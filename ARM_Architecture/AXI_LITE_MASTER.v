==> flow/design.v <==
`timescale 1ns/1ps
module AXI_LITE_Master #(parameter AW = 32, parameter DW = 32)
(
input CLK, RESETn, 
input			WRITE, READ, 
input 			[AW-1:0] ADDR, 
input 			[DW-1:0] W_DATA, 
output 			[DW-1:0] R_DATA, 
output 			DONE, 
output 	reg [1:0] 	RW_STATUS, 
input 			ARREADY,
output reg		ARVALID, 
output reg [AW-1:0] ARADDR, 
input RVALID, 
input [DW-1:0]  RDATA, 
input [1:0]     RRESP,
output reg      RREADY, 
input           AWREADY, 
output reg      AWVALID, 
output reg [AW-1:0] AWADDR,
input           WREADY,
output reg      WVALID, 
output reg [DW-1:0] WDATA, 
input           BVALID,
input [1:0]     BRESP,
output reg      BREADY
);
localparam S0 = 2'b00, S1 = 2'b01, S2 = 2'b10, S3 = 2'b11;
always @(posedge CLK) begin
    if(WRITE) AWADDR = ADDR;
    else if(READ) ARADDR = ADDR;
end 
always @(posedge CLK, negedge RESETn) begin
    if(~RESETn) RW_STATUS = 2'b00;
    else begin
        if(WRITE) RW_STATUS = BRESP;
        else if(READ) RW_STATUS = RRESP;
    end
end
always @(posedge CLK) begin
    if(WRITE) WDATA = W_DATA;
end 
assign  R_DATA = RDATA;
reg  [1:0] AR_ps, AR_ns;
always @(posedge CLK, negedge RESETn) begin
	if(~RESETn) AR_ps <= S0;
	else AR_ps <= AR_ns;
end
always @(AR_ps, ARREADY, READ) begin
	case(AR_ps)
		S0: begin
			ARVALID = 1'b0;
            if(READ) begin
                if(ARREADY) AR_ns = S2;  
                else AR_ns  = S1;  
            end
			else AR_ns = S0;
		end
		S1: begin  
			ARVALID = 1'b1;
            if(ARREADY) AR_ns = S0; 
			else AR_ns = S1;
		end
		default: begin
		  ARVALID = 1'b1;
		  AR_ns = S0;
		end
	endcase
end
reg R_ps, R_ns, DR;
always @(posedge CLK, negedge RESETn) begin
	if(~RESETn) R_ps <= S0;
	else R_ps <= R_ns;
end
always @(R_ps, RVALID, READ) begin
	case(R_ps)
		S0: begin
			RREADY = 1'b0;
			DR = 1'b1;
			if(READ) R_ns = S1;
			else R_ns = S0;
        end
		S1: begin
			RREADY = 1'b1;
			DR = 1'b0;
			if(RVALID) R_ns = S0;
			else R_ns = S1;
			end
		default: begin
		  RREADY = 1'b0;
		  DR = 1'b1;
		  R_ns = S0;
		end
	endcase
end
reg [1:0] AW_ps, AW_ns;
always @(posedge CLK, negedge RESETn) begin
	if(~RESETn) AW_ps <= S0;
	else AW_ps <= AW_ns;
end
always @(AW_ps, WRITE, AWREADY) begin
	case(AW_ps)
		S0: begin
			AWVALID = 1'b0;
			if(WRITE) begin
                if(AWREADY) AW_ns = S2;  
                else AW_ns  = S1;  
			end
			else AW_ns = S0;
		end
		S1: begin
			AWVALID = 1'b1;
			if(AWREADY) AW_ns = S0;
			else AW_ns = S1;
		end
		default: begin
		  AWVALID = 1'b1;
		  AW_ns = S0;
		end
	endcase
end
reg [1:0] W_ps, W_ns;
always @(posedge CLK, negedge RESETn) begin
	if(~RESETn) W_ps <= S0;
	else W_ps <= W_ns;
end
always @(W_ps, WRITE, WREADY) begin
	case(W_ps)
		S0: begin
			WVALID	= 1'b0;
			if(WRITE) begin
			     if(WREADY) W_ns = S2;  
                else W_ns  = S1;  
			end
			else W_ns = S0;
		end
		S1: begin
			WVALID = 1'b1;
			if(WREADY) W_ns = S0;
			else W_ns = S1;
		end
	   default: begin
		  WVALID = 1'b1;
		  W_ns = S0;
		end	
	endcase
end
reg B_ps, B_ns, DB;
always @(posedge CLK, negedge RESETn) begin
	if(~RESETn) B_ps <= S0;
	else B_ps <= B_ns;
end
always @(B_ps, WRITE, BVALID) begin
	case(B_ps)
		S0: begin
		    BREADY = 1'b0;
		    DB = 1'b1;
			if(WRITE) B_ns = S1;
			else B_ns = S0;
		end
		S1: begin
			BREADY = 1'b1;
			DB = 1'b0;
			if(BVALID) B_ns = S0;
			else B_ns = S1;
		end
	   default: begin
		    BREADY = 1'b0;
		    DB = 1'b1;
		    B_ns = S0;
		end	
	endcase
end
assign DONE = ~(DR^DB);
endmodule
Step by step through the tools: AXI_LITE_Master
The steps from the RTL of AXI_LITE_Master to its reports follow in flow order.
Line numbers count from 1 in the design file above.
Cell names lack the library's common part.
{ "setup": {"top_module": "AXI_LITE_Master", "clk_port": "CLK", "library": "sky130hd", "pvt_corner": "tt_025C_1v80"} }

Word level
Counts by Yosys on the flattened word-level netlist (proc, flatten, opt, wreduce; memories kept). Register bits leave out memories and registers merged into their read ports (data or address). Print and check cells are left out. Cells with the same type and inputs are merged into one.
{ "op_classes": {"logic": 5, "mux": 27, "n_reduce_logical": 5, "n_eq": 3} }
{ "op_table": {"columns": ["operator", "count"], "rows": [
  ["2-to-1 mux 2 bit", 8],
  ["case mux 2 bit (select 2 bit)", 3],
  ["case mux 1 bit (select 2 bit)", 6],
  ["2-to-1 mux 1 bit", 10],
  ["== test 2 x 1 -> 1 bit (second input constant)", 3],
  ["zero test 2 bit", 3],
  ["NOT 1 bit", 4],
  ["AND reduction 2 bit", 1],
  ["nonzero test 2 bit", 1],
  ["XOR 1 bit", 1]
]} }
{ "bits": {"out_inout_bits": 136, "reg_bits": 106, "input_bits": 109, "word_cells": 49} }

Longest topological paths
Yosys ltp: most cells in a row. Word level: on the elaborated netlist, between registers, memories and ports. Mapped: between sequential cells and ports; inverters and the memories' decode and read muxes count.
{ "depth": {"word_depth": 4, "abc_area": 0, "depth_mapped": 3, "depth_no_buf": 2} }

Synthesis result
The flow's flattened synthesis, as Yosys stat reports it; memories are mapped. The netlist is that of the ABC_AREA named above (0 if unset); the other value can give another one.
{ "synth_totals": {"buf_cells": 34, "ffs": 109, "stdcells": 173, "seqArea_um2": 3211.8, "area_um2": 3627.2} }
{ "by_type": {"columns": ["cell", "count", "area_total_um2"], "rows": [
  ["edfxtp_1", 96, 2.88E+03],
  ["dfrtp_1", 10, 250.24],
  ["buf_4", 32, 240.23],
  ["dfstp_2", 3, 78.826],
  ["a21oi_1", 7, 35.034],
  ["nor2_1", 6, 22.522],
  ["mux2i_1", 2, 20.019],
  ["and3_1", 2, 12.512],
  ["buf_6", 1, 11.261],
  ["inv_1", 3, 11.261],
  ["a221o_1", 1, 10.01],
  ["o21ai_0", 2, 10.01],
  ["o21ai_1", 2, 10.01],
  ["xnor2_1", 1, 8.758],
  ["and3_2", 1, 7.507],
  ["nand2_1", 2, 7.507],
  ["buf_2", 1, 5.005],
  ["inv_2", 1, 3.754]
]} }

Timing after synthesis
OpenSTA on the mapped netlist: ideal clock, no wires. The path of least setup slack (recovery checks aside). Input and output delay are each 20% of the period. Register names are those of the netlist, which keeps one name where synthesis merged equal registers.
{ "synth_path": {"kind": "input-to-reg", "from": "input WRITE", "to": "register ARADDR[0]", "in_delay_ns": 0.580, "setup_slack_ns": 0.384, "t_first_pin_ns": 0.580, "path_delay_ns": 1.936, "driving_pins": 2, "required_ns": 2.479, "arrival_ns": 2.095, "n_path_buf": 1, "setup_time_ns": 0.421, "tclk_ns": 2.9, "period_less_setup_slack_ns": 2.516} }
"path_delay_ns" is the arrival time less input delay plus setup time.
"driving_pins": output pins that drive a net of the path, with the launching flip-flop's if there is one; two outputs of one cell count as two.
"period_less_setup_slack_ns" is the clock period less the worst setup slack; recovery checks do not enter. This is arithmetic on one report: input and output delays are still those of the set period (20% each).
The rows between start and end are the longest chain of elaborated cells between them; the timing report does not say that the signal goes this way. Where chains are equally long, one stands for them.
Each line given opens the expression or statement behind the cell; cells for indexed reads and writes are added by Yosys, which also makes memories of some case tables.
{ "synth_between": {"cell_sequence": "buf_2 > nor2_1", "elab_chain_len": 2, "cells_between": 2, "lines_between": 0, "classes_between": "1 x logic; 1 x reduce/logical"} }
{ "synth_rtl": {"columns": ["element", "line", "text"], "rows": [
  ["start: declaration", 5, "input WRITE, READ,"],
  ["NOT 1 bit", null, null],
  ["AND reduction 2 bit", null, null],
  ["end: assignment", 31, "else if(READ) ARADDR = ADDR;"],
  ["end: declaration", 13, "output reg [AW-1:0] ARADDR,"]
]} }

Timing after layout
From the final timing report of entry A: the path of least setup slack in the routed layout; clock arrival at registers is part of the times.
{ "layout_path": {"kind": "reg-to-output", "from": "register AW_ps", "to": "output AWVALID", "t_first_pin_ns": 0.34, "tclk_ns": 1.41, "setup_slack_ns": 0.06, "required_ns": 1.13, "output_delay_ns": 0.28, "driving_pins": 3, "arrival_ns": 1.07, "n_path_buf": 1} }
Where an end lacks its bit number, it is one bit of the signal, or one of the new flip-flops if synthesis recoded a state register.
{ "layout_between": {"cell_sequence": "dfstp_2 > inv_1 > buf_2"} }
{ "layout_rtl": {"columns": ["element", "line", "text"], "rows": [
  ["start: declaration", 96, "reg [1:0] AW_ps, AW_ns;"],
  ["start: assignment", 98, "if(~RESETn) AW_ps <= S0;"],
  ["start: assignment", 99, "else AW_ps <= AW_ns;"],
  ["end: declaration", 19, "output reg      AWVALID,"]
]} }
Chain of elaborated cells between the ends: none given.

## Implementation results

Stored flow runs of AXI_LITE_Master (2 of them; Yosys, OpenROAD, sky130hd). They differ in their settings and are not a sequence. Constraints: input delay and output delay 20% of the set period each, output load 0.01 pF.
"period_reached_ns": clock period set for the run, less the worst setup slack. It is reckoned from that one timing run; input and output delays stay at 20% of the period that was set.
"critical_path_time_ns" = time allowed to the worst setup path (clock period - input delay - output delay, where it has them) - its slack; a late launch clock adds to it, a late capture clock takes from it.
By "totalPower_uw" is meant OpenSTA's value without simulated activity: inputs other than the clock are taken to toggle once in ten clock periods, and the tool carries that through the logic.
[
  {
    "run": "entry A",
    "settings": { "period_ns": 1.41, "CORE_UTILIZATION": 19, "PLACE_DENSITY_LB_ADDON": 0.26, "CORE_ASPECT_RATIO": 0.71, "CORE_MARGIN": 5, "TNS_END_PERCENT": 25, "ABC_AREA": 0, "CTS_CLUSTER_SIZE": 40, "CAP_MARGIN": 40, "MAX_ROUTING_LAYER": "met5", "SLEW_MARGIN": 20 },
    "results": { "final_stdcell_area_um2": 5739.2, "dieArea_um2": 21994.8, "period_reached_ns": 1.347, "layout_utilization_pct": 30.7, "critical_path_time_ns": 1.07, "path_kind": "reg-to-output", "synthesis_area_um2": 3627.2, "setup_worst_slack_ns": 0.063, "totalPower_uw": 7083, "tns_ns": 0.000 }
  },
  {
    "run": "entry B",
    "settings": { "period_ns": 3.59, "CORE_UTILIZATION": 50, "SETUP_SLACK_MARGIN": 0.51, "PLACE_DENSITY_LB_ADDON": 0.21, "CORE_MARGIN": 6, "GPL_TIMING_DRIVEN": 1, "CTS_CLUSTER_SIZE": 70, "CTS_CLUSTER_DIAMETER": 249, "MAX_ROUTING_LAYER": "met4", "CAP_MARGIN": 20, "SLEW_MARGIN": 20 },
    "results": { "synthesis_area_um2": 3627.2, "final_stdcell_area_um2": 5479.0, "tns_ns": 0.000, "setup_worst_slack_ns": 1.389, "critical_path_time_ns": 1.48, "path_kind": "reg-to-output", "period_reached_ns": 2.201, "dieArea_um2": 9443.0, "layout_utilization_pct": 79.3, "totalPower_uw": 2547 }
  }
]
